==> flow/design.v <==
`timescale 1ns / 1ps
module Controller(reset, clk, OpCode, Funct, 
                PCWrite, PCWriteCond, IorD, MemWrite, MemRead,
                IRWrite, MemtoReg, RegDst, RegWrite, ExtOp, LuiOp,
                ALUSrcA, ALUSrcB, ALUOp, PCSource);
    input reset;
    input clk;
    input  [5:0] OpCode;
    input  [5:0] Funct;
    output reg PCWrite;
    output reg PCWriteCond;
    output reg IorD;             
    output reg MemWrite;
    output reg MemRead;
    output reg IRWrite;
    output reg [1:0] MemtoReg;   
    output reg [1:0] RegDst;     
    output reg RegWrite;
    output reg ExtOp;
    output reg LuiOp;
    output reg [1:0] ALUSrcA;    
    output reg [1:0] ALUSrcB;    
    output reg [3:0] ALUOp;
    output reg [1:0] PCSource;   
    reg [2:0] state;  
    reg [2:0] next_state;  
    parameter sIF = 3'b0, sID = 3'b1; 
    parameter ADD = 4'b0000;
    parameter BEQ = 4'b0001;
    parameter R_TYPE = 4'b0010;
    parameter ADDIU = 4'd3;
    parameter ANDI = 4'd4;
    parameter SLTI = 4'd5;
    parameter SLTIU = 4'd6;
    always @(posedge reset or posedge clk) 
    begin
        if (reset) 
            begin
                state <= 3'b0;
                next_state <=3'b0;
                PCWrite <= 1'b0;
                PCWriteCond <= 1'b0;
                IorD <= 1'b0;
                MemWrite <= 1'b0;
                MemRead <= 1'b0;
                IRWrite <= 1'b0;
                MemtoReg <= 2'b00;
                RegDst <= 2'b0;
                RegWrite <= 1'b0;
                ExtOp <= 1'b0;
                LuiOp <= 1'b0;
                ALUSrcA <= 2'b0;
                ALUSrcB <= 2'b0;
                PCSource <= 2'b0;
            end
        else
        begin
            if (next_state == sIF)  
                begin
                    state <= next_state;
                    next_state <= next_state + 3'b1;
                    MemRead <= 1'b1;
                    IRWrite <= 1'b1;
                    PCWrite <= 1'b1;
                    PCSource <= 2'b00;
                    ALUSrcA <= 2'b00;
                    IorD <= 1'b0;
                    ALUSrcB <= 2'b01;
                    PCWriteCond <= 1'b0;
                    MemWrite <= 1'b0;
                    MemtoReg <= 2'b00;
                    RegDst <= 2'b0;
                    RegWrite <= 1'b0;
                    ExtOp <= 1'b0;
                    LuiOp <= 1'b0;
                    ALUOp <= ADD;        
                end
            else if (next_state == sID)  
                begin
                    state <= next_state;
                    next_state <= next_state + 3'b1;
                    ALUSrcA <= 2'b00;
                    ALUSrcB <= 2'b11;    
                    ExtOp <= 1'b1;
                    PCWrite <= 1'b0;
                    PCWriteCond <= 1'b0;
                    IorD <= 1'b0;
                    MemWrite <= 1'b0;
                    MemRead <= 1'b0;
                    IRWrite <= 1'b0;
                    MemtoReg <= 2'b00;
                    RegDst <= 2'b0;
                    RegWrite <= 1'b0;
                    LuiOp <= 1'b0;
                    PCSource <= 2'b0;
                    ALUOp <= ADD;      
                end
            else if (next_state == 3'd2) 
                begin
                    state <= next_state;
                    case(OpCode)
                        6'h00:         
                            begin
                                ALUSrcA <= (Funct==6'h00 || Funct==6'h02 || Funct==6'h03 ) ? 2'b10 : 2'b01; 
                                ALUSrcB <= 2'b00;      
                                case(Funct)
                                    6'h08:   
                                        begin
                                            PCSource <= 2'b00;
                                            PCWrite  <= 1'b1;
                                            next_state <= sIF;
                                            ALUOp <= ADD;
                                        end
                                    6'h09:   
                                        begin
                                            PCSource <= 2'b00;
                                            PCWrite  <= 1'b1;
                                            next_state <= sIF;
                                            RegDst <= 2'b01;
                                            MemtoReg <= 2'b10;
                                            RegWrite <= 1'b1;
                                            ALUOp <= ADD;
                                        end
                                    default:
                                        begin
                                            next_state <= next_state + 3'b1;
                                            ALUOp <= R_TYPE;
                                        end
                                endcase
                            end
                        6'h23,6'h2b,6'h0f,6'h08,6'h09,6'h0c,6'h0b,6'h0a:    
                            begin
                                ALUSrcA <= 2'b01;                    
                                ALUSrcB <= 2'b10;                    
                                ExtOp <= ((OpCode==6'h0c)? 0 : 1);   
                                LuiOp <= ((OpCode==6'h0f)? 1 : 0);   
                                next_state <= next_state + 3'b1;
                                if (OpCode == 6'h23 || OpCode == 6'h2b || OpCode == 6'h08)
                                    ALUOp <= ADD;            
                                else if (OpCode == 6'h09) 
                                    ALUOp <= ADDIU;          
                                else if (OpCode == 6'h0c) 
                                    ALUOp <= ANDI;           
                                else if (OpCode == 6'h0a) 
                                    ALUOp <= SLTI;           
                                else if (OpCode == 6'h0b) 
                                    ALUOp <= SLTIU;          
                            end
                        6'h04:  
                            begin
                                PCWriteCond <= 1'b1;
                                ALUSrcA <= 2'b01;    
                                ALUSrcB <= 2'b00;    
                                PCSource <= 2'b01;   
                                next_state <= sIF;
                                ALUOp <= BEQ;
                            end
                        6'h02:  
                            begin
                                PCWrite <= 1'b1;
                                PCSource <= 2'b10;
                                next_state <= sIF;
                                ALUOp <= ALUOp;
                            end
                        6'h03:  
                            begin
                                PCWrite <= 1'b1;
                                PCSource <= 2'b10;
                                RegDst <= 2'b10;   
                                MemtoReg <= 2'b10;
                                RegWrite <= 1'b1;
                                next_state <= sIF;
                                ALUOp <= ALUOp;
                            end 
                        default: 
                            begin
                                next_state <= sIF;
                                ALUOp <= ALUOp;
                            end
                    endcase
                end
            else if (next_state == 3'd3) 
                begin
                    state <= next_state;
                    case(OpCode)
                        6'h00:   
                            begin
                                RegWrite <= 1'b1;
                                RegDst <= 2'b01;
                                MemtoReg <= 2'b01;
                                next_state <= sIF;
                                ALUOp <= R_TYPE;
                            end
                        6'h2b:   
                            begin
                                MemWrite <= 1'b1;
                                IorD <= 1'b1;
                                next_state <= sIF;
                                ALUOp <= ALUOp;
                            end
                        6'h08,6'h09,6'h0c,6'h0b,6'h0a,6'h0f:    
                            begin
                                RegWrite <= 1'b1;
                                RegDst <= 2'b00;
                                MemtoReg <= 2'b01;
                                next_state <= sIF;
                                ALUOp <= ALUOp;
                            end
                        6'h23:   
                            begin
                                MemRead <= 1'b1;
                                IorD <= 1'b1;
                                IRWrite <=1'b0;
                                next_state <= next_state +3'b001;
                                ALUOp <= ALUOp;
                            end
                        default: 
                            begin
                                next_state <= sIF;
                                ALUOp <= ALUOp;
                            end
                    endcase
                end
            else if (next_state == 3'd4) 
                begin
                    state <= next_state;
                    case(OpCode)
                        6'h23: 
                            begin
                                RegWrite <= 1'b1;
                                RegDst <= 2'b00;
                                MemtoReg <= 2'b00;
                                next_state <= sIF;
                                ALUOp <= ALUOp;
                            end
                        default: 
                            begin
                                next_state <= sIF;
                                ALUOp <= ALUOp;
                            end
                    endcase
                 end
         end
    end
endmodule
# == Tool chain data of Controller ==
# Tool output for the design above, in the order of the flow.
# Lines are those of the file above, counted from 1.
# Operators: Yosys type, input widths -> output width; for muxes data width and select width s.
# Library cell names are shortened.
# A cell with n/a has no value.
# setup
top_module,Controller
clock,clk
cell_library,sky130hd
corner,tt_025C_1v80

# == Elaborated design ==
# Source: Yosys, flattened and elaborated, memories not mapped. Widths are those after wreduce. Registers that Yosys merges into a memory's read port (data or address) are not register bits. Print and check cells do not count. Equal cells are merged and count once.
# classes
addsub,1
n_mul,0
div_mod_pow,0
compare,0
equal,26
shifts,0
mux,95
logic,1
n_reduce_logical,44
# ops
operator,count
$mux 2,25
$eq 6x4->1 const B,8
$mux 1,45
$mux 4,8
$eq 6x2->1 const B,4
$reduce_bool 3->1,7
$mux 3,7
$reduce_bool 4->1,5
$reduce_bool 5->1,4
$pmux 2 s2,5
$reduce_and 3->1,5
$reduce_and 5->1,3
$eq 6x6->1 const B,2
$logic_not 6->1,2
$pmux 4 s3,1
$reduce_or 2->1,5
$ne 5x5->1 const B,2
$ne 9x5->1 const B,1
$reduce_or 9->1,1
$reduce_and 2->1,4
$reduce_or 8->1,1
$reduce_or 7->1,1
$eq 3x2->1 const B,2
$eq 6x3->1 const B,1
$ne 6x4->1 const B,1
$reduce_or 6->1,1
$pmux 3 s2,1
$pmux 2 s3,1
# Not listed: further kinds 10, cells in them 14.
# word_totals
reg_bits,26
latchBits,0
ramBits,0
rom_bits,0
clocked_rd_ports_x_width,0
n_memories,0
input_bits,14
output_inout_bits,23
word_cells,183

# == Depth ==
# Longest topological path by Yosys (ltp), each cell counted once; first at word level (registers and memories cut), then after technology mapping (sequential cells cut; the memories' decode and read muxes count).
# logic_depth
ltp_word,8
abc_area,0
mapped_depth,8
ltp_nobuf,7

# == After synthesis ==
# Yosys stat after the flow's synthesis: flattened, memories mapped to cells. It holds for the ABC_AREA given above (unset counts as 0); a run with the other value may have another netlist.
# The area totals of this step are shown rounded.
# by_type
type,count,type_area_um2
dfrtp_1,22,550.528
edfxtp_1,3,90.086
ha_1,5,62.56
nor2_1,16,60.058
a21oi_1,8,40.038
nor3_1,7,35.034
inv_1,8,30.029
mux2_4,2,30.029
nand3_1,6,30.029
a22o_1,3,26.275
nand2_1,7,26.275
a31oi_1,4,25.024
nand2b_1,4,25.024
o21ai_0,5,25.024
a211oi_1,3,22.522
buf_6,2,22.522
nor4_4,1,21.27
a211oi_4,1,20.019
# Not listed: further types 34, cells in them 55.
# synth_totals
stdcells,162
yosys_area_mm2,0.001567
seq_area_mm2,0.0006406
ff_cells,25
buffers,8

# == Worst setup path after synthesis ==
# OpenSTA on the mapped netlist: ideal clock, no wires. The path of least setup slack (recovery checks aside). Input and output delay are each 20% of the period. Register names are those of the netlist, which keeps one name where synthesis merged equal registers.
# synth_path
path_type,input to register
from,input port OpCode[5]
to,register MemtoReg[0]
tclk_ns,2.87
input_delay_ns,0.574
setup_time_ns,0.125
launch_ns,0.574
arrival_time_ns,1.970
path_slack_ns,0.775
delay_ns,1.521
driving_pins,6
synth_period_reached_ns,2.095
# "delay_ns" is the arrival time less input delay plus setup time.
# "driving_pins" counts driving pins, that of a launching flip-flop among them; a cell with two outputs on the path counts twice.
# "synth_period_reached_ns" = period - worst setup slack (recovery checks aside). The figure is calculated, with input and output delays left at 20% of the set period.
# The rows between start and end are the longest chain of elaborated cells between them; the timing report does not say that the signal goes this way. Where chains are equally long, one stands for them.
# Each line given opens the expression or statement behind the cell; cells for indexed reads and writes are added by Yosys, which also makes memories of some case tables.
# A register here has more assigning lines than the two given.
# synth_via
path_cell_list,buf_2 or3b_1 a21oi_1 nor2b_2 a211oi_4 mux2_4
elab_chain_len,7
cells_between,23
# synth_lines
item,line,source
start: declaration,8,input  [5:0] OpCode;
$eq 6x6->1,227,case(OpCode)
$mux 2,227,
$mux 2,224,else if (next_state == 3'd4)
$mux 2,182,else if (next_state == 3'd3)
$mux 2,98,else if (next_state == 3'd2)
$mux 2,78,else if (next_state == sID)
$mux 2,58,if (next_state == sIF)
end: assignment,47,MemtoReg <= 2'b00;
end: assignment,71,MemtoReg <= 2'b00;
end: declaration,16,output reg [1:0] MemtoReg;

# == Path in the finished layout ==
# From the final timing report of flow run 1: the path of least setup slack in the routed layout; clock arrival at registers is part of the times.
# layout_path
path_type,register to register
from,register next_state[0]
to,register ALUOp[2]
tclk_ns,2.58
setup_time_ns,0.24
launch_ns,0.28
arrival_time_ns,2.40
path_slack_ns,0.21
driving_pins,7
# The rows between start and end are the longest chain of elaborated cells between them; the timing report does not say that the signal goes this way. Where chains are equally long, one stands for them.
# A register here has more assigning lines than the two given.
# The path ends at the enable pin of a flip-flop; only ways to that pin are counted.
# layout_via
path_cell_list,dfrtp_1 inv_1 ha_1 or4b_4 nor4_1 nor2_1 and3_1
elab_chain_len,3
cells_between,9
# layout_lines
item,line,source
start: declaration,26,reg [2:0] next_state;
start: assignment,61,next_state <= next_state + 3'b1;
start: assignment,81,next_state <= next_state + 3'b1;
$logic_not 3->1,58,if (next_state == sIF)
$reduce_bool 5->1,n/a,
$reduce_and 5->1,n/a,
end: assignment,163,ALUOp <= ALUOp;
end: assignment,173,ALUOp <= ALUOp;
end: declaration,23,output reg [3:0] ALUOp;

# Record of 2 stored runs of the RTL-to-layout flow on Controller, platform sky130hd. The runs are unordered. Constraints: input delay and output delay 20% of the set period each, output load 0.01 pF.
# "achieved_period_ns" is the run's clock period less its worst setup slack. It is reckoned from that one timing run; input and output delays stay at 20% of the period that was set.
# By "worst_path_ns" is meant the share of the clock period that the worst setup path is allowed (20% is reserved at inputs, 20% at outputs), minus its slack. Clock arrival times at its registers enter into it.
# "total_power_mw" rests on the timing tool's default activity at the inputs, not on a simulated workload.
# Measured values are rounded.
# Settings: -- = not set for that run.
# A result given as -- is not shown for that run.
setting or result,flow run 1,flow run 2
period_ns,2.58,2.38
CORE_UTILIZATION,38,48
SETUP_SLACK_MARGIN,-0.14,0.13
PLACE_DENSITY,0.8,--
CORE_ASPECT_RATIO,1.74,1.6
CORE_MARGIN,2,9
CELL_PAD_IN_SITES_GLOBAL_PLACEMENT,3,3
CTS_CLUSTER_SIZE,18,--
CAP_MARGIN,25,40
SLEW_MARGIN,20,15
PLACE_DENSITY_LB_ADDON,--,0.18
GPL_TIMING_DRIVEN,--,1
CTS_CLUSTER_DIAMETER,--,217
post_route_util_frac,0.547,--
timing.setup.ws_ns,0.214,--
tns_ns,0.000,--
total_power_mw,1.960,--
final_die_area_mm2,0.004672,--
ys_area_mm2,0.001567,--
achieved_period_ns,2.366,--
stdcell_area_mm2,0.002156,--
final_hold_ws_ns,0.492,--
worst_path_ns,2.37,--
worst_setup_path_type,register to register,--
# Flow run 2: no results, placement failed with FLW-0024
